==> flow/design.v <==
module spi_master_fsm #(
    parameter                              BUFFER_DEPTH     = 10,
    parameter                              LOG_BUFFER_DEPTH = $clog2(BUFFER_DEPTH)
) (
    input          [LOG_BUFFER_DEPTH:0]       cnt_rx,
    input          [LOG_BUFFER_DEPTH:0]       cnt_tx,
    input          [LOG_BUFFER_DEPTH:0]       elements_rx,
    input          [LOG_BUFFER_DEPTH:0]       elements_tx,
    input                               HCLK,
    input                               HRESETn,
    input                               int_cnt_en,
    input                               int_en,
    input                               int_rd_sta,
    input                               spi_ctrl_data_rx_ready,
    input                               spi_ctrl_data_rx_valid,
    input                               spi_ctrl_data_tx_ready,
    input                               spi_ctrl_data_tx_valid,
    input          [6:0]                spi_ctrl_status,
    input          [LOG_BUFFER_DEPTH:0]       th_rx,
    input          [LOG_BUFFER_DEPTH:0]       th_tx,
    output                              events_o,
    output         [31:0]               spi_status
);
    logic [LOG_BUFFER_DEPTH:0] r_counter_tx;
    logic [LOG_BUFFER_DEPTH:0] r_counter_rx;
    logic                      s_rise_int_tx;
    logic                      s_rise_int_rx;
    logic                      s_int_tx;
    logic                      s_int_rx;
    enum logic [1:0] { INT_RX_ACTIVE, GEN_INT_RX, INT_RX_INACTIVE } r_state_rx,s_state_rx_next;
    enum logic [1:0] { INT_TX_ACTIVE, GEN_INT_TX, INT_TX_INACTIVE } r_state_tx,s_state_tx_next;
    localparam FILL_BITS = 7-LOG_BUFFER_DEPTH;
    assign s_rise_int_tx = (elements_tx <= th_tx);
    assign s_rise_int_rx = (elements_rx >= th_rx);
    assign spi_status = {{FILL_BITS{1'b0}},elements_tx,{FILL_BITS{1'b0}},elements_rx,9'h0,spi_ctrl_status};
    assign events_o = s_int_tx | s_int_rx;
    always_ff @(posedge HCLK, negedge HRESETn)
    begin
        if(~HRESETn)
        begin
            r_state_tx <= INT_TX_ACTIVE;
            r_state_rx <= INT_RX_ACTIVE;
        end
        else
        begin
            r_state_tx <= s_state_tx_next;
            r_state_rx <= s_state_rx_next;
        end
    end
    always_ff @(posedge HCLK, negedge HRESETn)
    begin
        if(~HRESETn)
        begin
            r_counter_tx <= 'h0;
            r_counter_rx <= 'h0;
        end
        else
        begin
            if (int_cnt_en)
            begin
                if (spi_ctrl_data_tx_valid && spi_ctrl_data_tx_ready)
                begin
                    if (r_counter_tx == cnt_tx-1)
                        r_counter_tx <= 'h0;
                    else
                        r_counter_tx <= r_counter_tx + 1;
                end
                if (spi_ctrl_data_rx_valid && spi_ctrl_data_rx_ready)
                begin
                    if (r_counter_rx == cnt_rx-1)
                        r_counter_rx <= 'h0;
                    else
                        r_counter_rx <= r_counter_rx + 1;
                end
            end
            else
            begin
                r_counter_tx <= 'h0;
                r_counter_rx <= 'h0;
            end
        end
    end
    always_comb
    begin
        s_state_tx_next = r_state_tx;
        s_int_tx        = 1'b0;
        case(r_state_tx)
        INT_TX_ACTIVE:
        begin
            if (s_rise_int_tx && int_en)
                s_state_tx_next = GEN_INT_TX;
        end
        GEN_INT_TX:
        begin
            s_int_tx = 1'b1;
            s_state_tx_next = INT_TX_INACTIVE;
        end
        INT_TX_INACTIVE:
        begin
            if (int_cnt_en)
            begin
                if ((spi_ctrl_data_tx_valid && spi_ctrl_data_tx_ready) && (r_counter_tx == cnt_tx-1))
                    s_state_tx_next = INT_TX_ACTIVE;
            end
            else
            begin
                if (int_rd_sta)
                    s_state_tx_next = INT_TX_ACTIVE;
            end
        end
        default :
        begin
            s_state_tx_next = r_state_tx;
            s_int_tx        = 1'b0;
        end
        endcase
    end
    always_comb
    begin
        s_state_rx_next = r_state_rx;
        s_int_rx        = 1'b0;
        case(r_state_rx)
        INT_RX_ACTIVE:
        begin
            if (s_rise_int_rx && int_en)
                s_state_rx_next = GEN_INT_RX;
        end
        GEN_INT_RX:
        begin
            s_int_rx = 1'b1;
            s_state_rx_next = INT_RX_INACTIVE;
        end
        INT_RX_INACTIVE:
        begin
            if (int_cnt_en)
            begin
                if ((spi_ctrl_data_rx_valid && spi_ctrl_data_rx_ready) && (r_counter_rx == cnt_rx-1))
                    s_state_rx_next = INT_RX_ACTIVE;
            end
            else
            begin
              if (int_rd_sta)
                  s_state_rx_next = INT_RX_ACTIVE;
            end
        end
        endcase
    end
endmodule
# Tool chain data of spi_master_fsm
# The steps from the RTL of spi_master_fsm to its reports follow in flow order.
# Line numbers count from 1 in the design file above.
# Operators: Yosys type, input widths -> output width; for muxes data width and select width s.
# The mark n/a stands for no value.
dict set report inputs {
  top {spi_master_fsm}
  clock_port {HCLK}
  lib {sky130hd}
  pvt_corner {tt_025C_1v80}
}

# After elaboration
# Yosys after proc, flatten, opt, wreduce and memory -nomap, before mapping. Memory bits, and registers merged into a memory's read port (data or address), are not among the register bits. Print and check cells are not counted. Equal cells are merged and count once.
dict set report word_totals {
  ff_bits 14
  output_inout_bits 33
  in_bits 46
  elab_cells 54
}
dict set report classes {
  bitwise 1
  mux 17
  n_addsub 4
  n_eq 14
  reduce_and_logical 12
  compare 2
}
# op n
set op_table {}
lappend op_table {{$eq 5x32->1} 2}
lappend op_table {{$mux 5} 6}
lappend op_table {{$mux 2} 7}
lappend op_table {{$ne 3x3->1 const B} 4}
lappend op_table {{$sub 5x1->6 const B} 2}
lappend op_table {{$pmux 2 s3} 2}
lappend op_table {{$add 5x1->5 const B} 2}
lappend op_table {{$reduce_and 4->1} 2}
lappend op_table {{$logic_and 1x1->1} 6}
lappend op_table {{$reduce_bool 3->1} 2}
lappend op_table {{$ge 5x5->1} 1}
lappend op_table {{$le 5x5->1} 1}
lappend op_table {{$eq 2x1->1 const B} 2}
lappend op_table {{$ne 2x1->1 const B} 2}
lappend op_table {{$eq 2x2->1 const B} 2}
lappend op_table {{$ne 2x2->1 const B} 2}
lappend op_table {{$logic_not 2->1} 2}
lappend op_table {{$mux 1} 2}
lappend op_table {{$or 1x1->1} 1}

# Logic depth
# Yosys ltp: most cells in a row. Word level: on the elaborated netlist, between registers, memories and ports. Mapped: between sequential cells and ports; inverters and the memories' decode and read muxes count.
dict set report depth {
  word_depth 6
  ABC_AREA 1
  ltp_mapped 12
  ltp_nobuf 12
}

# After synthesis
# Source: synth_stat.txt of the flow (Yosys; design flattened, memories mapped). It holds for the ABC_AREA given above (unset counts as 0); a run with the other value may have another netlist.
# cell n type_area_um2
set by_type {}
lappend by_type {sky130_fd_sc_hd__dfrtp_1 14 350.336}
lappend by_type {sky130_fd_sc_hd__nand2_1 65 243.984}
lappend by_type {sky130_fd_sc_hd__buf_4 32 240.23}
lappend by_type {sky130_fd_sc_hd__ha_1 14 175.168}
lappend by_type {sky130_fd_sc_hd__inv_1 33 123.869}
lappend by_type {sky130_fd_sc_hd__nand3_1 24 120.115}
lappend by_type {sky130_fd_sc_hd__dfstp_2 2 52.55}
lappend by_type {sky130_fd_sc_hd__xnor2_1 5 43.792}
lappend by_type {sky130_fd_sc_hd__xor2_1 5 43.792}
lappend by_type {sky130_fd_sc_hd__nor2_1 10 37.536}
lappend by_type {sky130_fd_sc_hd__nor2_2 5 31.28}
lappend by_type {sky130_fd_sc_hd__a21oi_1 6 30.029}
lappend by_type {sky130_fd_sc_hd__o21ai_1 4 20.019}
lappend by_type {sky130_fd_sc_hd__nand2_2 3 18.768}
lappend by_type {sky130_fd_sc_hd__a21oi_4 1 16.266}
lappend by_type {sky130_fd_sc_hd__nand4_1 2 12.512}
lappend by_type {sky130_fd_sc_hd__nor2_4 1 11.261}
lappend by_type {sky130_fd_sc_hd__nand3_2 1 10.01}
# Not listed: further types 10, cells in them 12.
dict set report synth_totals {
  cells 239
  yosys_area_um2 1652.8
  ffs 16
  buffers 32
  seq_area_um2 402.9
}

# Path before layout
# Source: OpenSTA report_checks on the synthesized netlist (no wires, ideal clock, input and output delay 20% of the period each), path of least setup slack; recovery checks are left aside. Register names are those of the netlist, which keeps one name where synthesis merged equal registers.
dict set report synth_path {
  kind {input port to flip-flop}
  startpoint {in cnt_tx[0]}
  endpoint {reg r_counter_tx[0]}
  path_delay_ns 1.056
  setup_slack_ns 1.080
  n_path_buf 0
  in_delay_ns 0.534
  required_time_ns 2.548
  period_ns 2.67
  path_stages 9
  setup_ns 0.122
  arrival_ns 1.468
  launch_ns 0.534
  period_less_setup_slack_ns 1.59
}
# "path_delay_ns" is the arrival time less input delay plus setup time.
# "path_stages" counts driving pins, that of a launching flip-flop among them; a cell with two outputs on the path counts twice.
# "period_less_setup_slack_ns" = period - worst setup slack (recovery checks aside). The figure is calculated, with input and output delays left at 20% of the set period.
# The rows between start and end are the longest chain of elaborated cells between them; the timing report does not say that the signal goes this way. Where chains are equally long, one stands for them.
# A line is the first line of the expression or statement that the cell stems from. Yosys adds cells for indexed reads and writes and turns some case tables into memories.
# A register here has more assigning lines than the two given.
dict set report synth_between {
  path_cell_list {sky130_fd_sc_hd__inv_1 sky130_fd_sc_hd__ha_1 sky130_fd_sc_hd__xnor2_1 sky130_fd_sc_hd__nor2_2 sky130_fd_sc_hd__nand3_2 sky130_fd_sc_hd__nor2_4 sky130_fd_sc_hd__nand2_2 sky130_fd_sc_hd__nand2_1 sky130_fd_sc_hd__o21ai_2}
  elab_chain_cells 5
  cone_cells 5
  classes_between {1 x add/sub; 1 x eq/ne; 3 x mux}
}
# item line_no
set synth_rtl {}
lappend synth_rtl {{start, declared} 6} ;# input          [LOG_BUFFER_DEPTH:0]       cnt_tx,
lappend synth_rtl {{$sub 5x1->6} 63} ;# if (r_counter_tx == cnt_tx-1)
lappend synth_rtl {{$eq 5x32->1} 63}
lappend synth_rtl {{$mux 5} 63}
lappend synth_rtl {{$mux 5} 61} ;# if (spi_ctrl_data_tx_valid && spi_ctrl_data_tx_ready)
lappend synth_rtl {{$mux 5} 59} ;# if (int_cnt_en)
lappend synth_rtl {{end, assigned} 54} ;# r_counter_tx <= 'h0;
lappend synth_rtl {{end, assigned} 66} ;# r_counter_tx <= r_counter_tx + 1;
lappend synth_rtl {{end, declared} 24} ;# logic [LOG_BUFFER_DEPTH:0] r_counter_tx;

# Path in the finished layout
# From the final timing report of record 2: the path of least setup slack in the routed layout; clock arrival at registers is part of the times.
dict set report layout_path {
  kind {input port to output port}
  startpoint {in elements_tx[1]}
  endpoint {out spi_status[25]}
  period_ns 4.38
  output_delay_ns 0.88
  launch_ns 0.88
  arrival_ns 1.92
  n_path_buf 2
  in_delay_ns 0.88
  path_stages 2
  setup_slack_ns 1.58
  required_time_ns 3.50
}
dict set report layout_between {
  path_cell_list {sky130_fd_sc_hd__clkdlybuf4s50_1 sky130_fd_sc_hd__clkdlybuf4s50_1}
  elab_chain_cells 0
  cone_cells 0
  lines_between 0
}
# item line_no
set layout_rtl {}
lappend layout_rtl {{start, declared} 8} ;# input          [LOG_BUFFER_DEPTH:0]       elements_tx,
lappend layout_rtl {{end, declared} 22} ;# output         [31:0]               spi_status

; 2 stored runs of spi_master_fsm in the flow (synthesis by Yosys, layout by OpenROAD, sky130hd cells), in arbitrary order. Constraints: input delay and output delay 20% of the set period each, output load 0.01 pF.
; By "achieved_period_ns" is meant the clock period of the run minus its worst setup slack. This is arithmetic on one report: input and output delays are still those of the set period (20% each).
; "power_total_uw" rests on the timing tool's default activity at the inputs, not on a simulated workload.

[record 1: settings]
period_ns = 3.84
CORE_UTILIZATION = 67
SETUP_SLACK_MARGIN = 0.3
PLACE_DENSITY_LB_ADDON = 0.24
GPL_TIMING_DRIVEN = 0
CTS_CLUSTER_SIZE = 12
CTS_CLUSTER_DIAMETER = 261
SLEW_MARGIN = 30
CAP_MARGIN = 20
CORE_MARGIN = 2
[record 1: results]
outcome = incomplete, placement halted on FLW-0024

[record 2: settings]
period_ns = 4.38
CORE_UTILIZATION = 58
PLACE_DENSITY_LB_ADDON = 0.11
CORE_ASPECT_RATIO = 0.51
ABC_AREA = 1
CTS_CLUSTER_SIZE = 71
CAP_MARGIN = 5
SLEW_MARGIN = 0
CORE_MARGIN = 2
[record 2: results]
finalCellArea_um2 = 2057.0
setup_ws_ns = 1.580
synthArea_um2 = 1652.8
achieved_period_ns = 2.800
power_total_uw = 449.8
die_um2 = 3317.3
